==> flow/design.v <==
module sync_dual_port_sram_16x8 (
    we,
    en,
    rst,
    clk,
    w_addr,
    r_addr,
    data_w,
    data_r
);
  input we, en, rst, clk;
  input [3:0] w_addr, r_addr;
  input [7:0] data_w;
  output reg [7:0] data_r;
  integer i;
  parameter width = 8, depth = 16;
  reg [(width-1):0] mem[0:(depth-1)];
  always @(posedge clk) begin
    if (rst) begin
      for (i = 0; i < 16; i = i + 1) begin
        mem[i] <= 8'd0;
      end
      data_r <= 0;
    end else if (we && ~en) begin
      mem[w_addr] <= data_w;
    end else if (~we && en) begin
      data_r <= mem[r_addr];
    end else begin
      mem[w_addr] <= mem[w_addr];
      data_r <= data_r;
    end
  end
endmodule
Reports on sync_dual_port_sram_16x8. The steps from the RTL of sync_dual_port_sram_16x8 to its reports follow in flow order. Lines are those of the file above, counted from 1. Library cell names are shortened. A cell with -- has no value.

Design top: sync_dual_port_sram_16x8. Clock input: clk. Library: sky130hd. Corner: tt_025C_1v80.

Elaborated design. Yosys after proc, flatten, opt, wreduce and memory -nomap, before mapping. Enables and synchronous resets that opt folds into registers are not counted as muxes. Memory bits, and registers merged into a memory's read port (data or address), are not among the register bits. Print and check cells are not counted. Equal cells are merged and count once. Yosys's memory passes give these memory sizes; they may raise the number of words (mostly to a power of two), join words into wider ones and drop unused or constant bits.

For output and inout port bits the number is 8. Bits in writable memories: 128. The figure for word-level cells is 22. For bits of input ports the number is 20. The entry for flip-flop bits (word level) reads 0. For memory cells the number is 1.

Memory list: mem (words 16, width 8, line 17) `reg [(width-1):0] mem[0:(depth-1)];`.

The entry for bitwise logic cells reads 4. Under equal/unequal tests stands 1. The entry for reductions and logical operators reads 4. For mux-type cells the number is 12.

Operators by type and width (count): two-way mux 8 bit (6); two-way mux 1 bit (6); AND reduction 2 bit (2); NOT 1 bit (3); inequality test 3 bit with constant B (1); logical AND 1 bit (2); OR 1 bit (1).

Logic depth. Longest topological path by Yosys (ltp), each cell counted once; first at word level (registers and memories cut), then after technology mapping (sequential cells cut; the memories' decode and read muxes count).

The entry for depth after elaboration reads 7. For ABC_AREA the number is 0. The entry for gate-level depth with buffers reads 7. The figure for mapped depth without buffers is 4.

After synthesis. The flow's flattened synthesis, as Yosys stat reports it; memories are mapped. The netlist is that of the ABC_AREA named above (0 if unset); the other value can give another one.

The entry for standard cells after synthesis reads 418. For buffers the number is 23. Sequential area: 4003.8 um^2. The entry for synthesis area reads 6249.7 um^2. Under flip-flop cells stands 136.

Cells by type: edfxtp_1 (count 128, area in all 3.84E+03 um^2); and2_1 (count 129, area in all 807.024 um^2); mux4_2 (count 23, area in all 517.997 um^2); mux2i_1 (count 26, area in all 260.25 um^2); dfxtp_1 (count 8, area in all 160.154 um^2); a221oi_2 (count 8, area in all 120.115 um^2); or2_1 (count 16, area in all 100.096 um^2); o211ai_1 (count 9, area in all 67.565 um^2); nand2_1 (count 13, area in all 48.797 um^2); nor2_1 (count 13, area in all 48.797 um^2); clkbuf_1 (count 12, area in all 45.043 um^2); nor3_2 (count 4, area in all 40.038 um^2); buf_2 (count 7, area in all 35.034 um^2); o21ai_1 (count 7, area in all 35.034 um^2); nand2b_1 (count 4, area in all 25.024 um^2); buf_4 (count 3, area in all 22.522 um^2); nor4b_2 (count 1, area in all 15.014 um^2); and4bb_1 (count 1, area in all 12.512 um^2).

Not listed: further types 6, cells in them 6.

Worst setup path after synthesis. Source: OpenSTA report_checks on the synthesized netlist (no wires, ideal clock, input and output delay 20% of the period each), path of least setup slack; recovery checks are left aside. Register names are those of the netlist, which keeps one name where synthesis merged equal registers.

Path kind: input port to flip-flop. From: in rst. To: mem mem[8][0]. Launch time at the first pin: 0.396 ns. The figure for setup slack is 0.169 ns. The figure for arrival is 1.482 ns. The figure for delay of the path is 1.415 ns. Under required time stands 1.651 ns. The entry for external input delay reads 0.396 ns. Library setup time: 0.329 ns. The figure for driving pins on the path is 5. For buffers on the path the number is 1. Under period stands 1.98 ns. Under synthesis period reached stands 1.811 ns.

"delay of the path" = arrival - input delay + setup time. "driving pins on the path": output pins that drive a net of the path, with the launching flip-flop's if there is one; two outputs of one cell count as two. "synthesis period reached" is the clock period less the worst setup slack; recovery checks do not enter. This is arithmetic on one report: input and output delays are still those of the set period (20% each). Between the ends stands the longest chain of elaborated cells between them, by number of cells; it is not shown to be the way that was timed. Of several equally long chains one is given. Each line given opens the expression or statement behind the cell; cells for indexed reads and writes are added by Yosys, which also makes memories of some case tables. Only ways into the end's enable, where the timed path ends, are counted here.

Path through: clkbuf_1 > nor4b_2 > nand2b_1 > nor2_1 > or2_1. For cells in the longest elaborated chain the number is 3. The figure for elaborated cells on any way between the ends is 6. For RTL lines with such cells the number is 1. Classes of those cells: 1 x eq/ne; 3 x mux; 1 x logic; 1 x reduce/logical.

RTL lines, path after synthesis: from (decl) (line 11) `input we, en, rst, clk;`; inequality test 3 bit; AND reduction 2 bit; OR 1 bit; to (decl) (line 17) `reg [(width-1):0] mem[0:(depth-1)];`.

Timing after layout. Path of least setup slack in the final report of flow run 2 (OpenROAD, finished layout, wires in). Where an end is a register, its clock arrival counts in the times.

Path kind: input port to flip-flop. From: in r_addr[0]. To: reg data_r[2]. For buffers on the path the number is 2. Under period stands 2.81 ns. The entry for external input delay reads 0.56 ns. The figure for driving pins on the path is 6. The figure for setup slack is 0.84 ns. Launch time at the first pin: 0.56 ns. The figure for arrival is 2.30 ns. Library setup time: 0.08 ns. Under required time stands 3.14 ns.

Path through: clkdlybuf4s50_1 > or4b_1 > buf_4 > a221oi_2 > o21ai_1 > o211ai_1.

RTL lines, path after layout: from (decl) (line 12) `input [3:0] w_addr, r_addr;`; to (decl) (line 14) `output reg [7:0] data_r;`.

No chain of elaborated cells between the ends is given.

Memo
Re: implementation data of sync_dual_port_sram_16x8

Flow measurements of sync_dual_port_sram_16x8 on sky130hd: 2 stored runs with different settings, listed in no order. Input and output delays are each 20% of the period that was set; the output load is 0.01 pF. "time used up by the worst setup path": the worst setup path's part of the clock period (all of it between registers, 20% less for each end at a port) less its slack. A launch clock that arrives late makes it longer, a capture clock that arrives late makes it shorter. "total power of the final layout": no workload was simulated; the value follows from the tool's default switching activity.

Files of flow run 1:
==> flow/run.sh <==
#!/bin/bash
# the make line also repeats the synthesis and layout settings of config.mk as NAME=value (left out here)
make -C /OpenROAD-flow-scripts/flow DESIGN_CONFIG=/design/flow/config.mk WORK_HOME=/design/flow/orfs CLKGATE_MAP_FILE= finish
==> flow/config.mk <==
export PLATFORM = sky130hd
export DESIGN_NAME = sync_dual_port_sram_16x8
export DESIGN_NICKNAME = sync_dual_port_sram_16x8
export VERILOG_FILES = /design/flow/design.v
export SDC_FILE = /design/flow/constraint.sdc
export NUM_CORES = 4
export LEC_CHECK = 0
export ABC_AREA = 1
export CAP_MARGIN = 20
export CELL_PAD_IN_SITES_GLOBAL_PLACEMENT = 3
export CORE_MARGIN = 2
export CORE_UTILIZATION = 52
export CTS_CLUSTER_DIAMETER = 128
export GPL_TIMING_DRIVEN = 1
export MAX_ROUTING_LAYER = met5
export MIN_ROUTING_LAYER = met2
export PLACE_DENSITY = 0.76
export SLEW_MARGIN = 10
export TNS_END_PERCENT = 5
==> flow/constraint.sdc <==
create_clock -name core_clock -period 2.54 [get_ports {clk}]
set_input_delay 0.5080 -clock core_clock [delete_from_list [all_inputs] [get_ports {clk}]]
set_output_delay 0.5080 -clock core_clock [all_outputs]
set_load 0.01 [all_outputs]

Outcome of flow run 1: unfinished; error GPL-0301 in placement.

Files of flow run 2:
==> flow/run.sh <==
#!/bin/bash
# the make line also repeats the synthesis and layout settings of config.mk as NAME=value (left out here)
make -C /OpenROAD-flow-scripts/flow DESIGN_CONFIG=/design/flow/config.mk WORK_HOME=/design/flow/orfs CLKGATE_MAP_FILE= finish
==> flow/config.mk <==
export PLATFORM = sky130hd
export DESIGN_NAME = sync_dual_port_sram_16x8
export DESIGN_NICKNAME = sync_dual_port_sram_16x8
export VERILOG_FILES = /design/flow/design.v
export SDC_FILE = /design/flow/constraint.sdc
export NUM_CORES = 4
export LEC_CHECK = 0
export CAP_MARGIN = 20
export CELL_PAD_IN_SITES_DETAIL_PLACEMENT = 1
export CELL_PAD_IN_SITES_GLOBAL_PLACEMENT = 0
export CORE_ASPECT_RATIO = 1.93
export CORE_MARGIN = 2
export CORE_UTILIZATION = 59
export CTS_CLUSTER_SIZE = 97
export GPL_ROUTABILITY_DRIVEN = 0
export GPL_TIMING_DRIVEN = 0
export SETUP_SLACK_MARGIN = 0.82
export SLEW_MARGIN = 0
export TNS_END_PERCENT = 55
==> flow/constraint.sdc <==
create_clock -name core_clock -period 2.81 [get_ports {clk}]
set_input_delay 0.5620 -clock core_clock [delete_from_list [all_inputs] [get_ports {clk}]]
set_output_delay 0.5620 -clock core_clock [all_outputs]
set_load 0.01 [all_outputs]

Results of flow run 2. The measured post-route setup TNS is 0.000 ns. The die footprint comes to 11,476.9 um^2. The total power of the final layout is 5,223 µW. The post-synthesis cell area stands at 6,249.7 um^2. The final utilization reads 73.6%. The time used up by the worst setup path stands at 1.41 ns. Worst path kind: input port to flip-flop. The setup slack of the worst path is 0.840 ns. For the standard-cell area after layout the run shows 7,657.3 um^2.
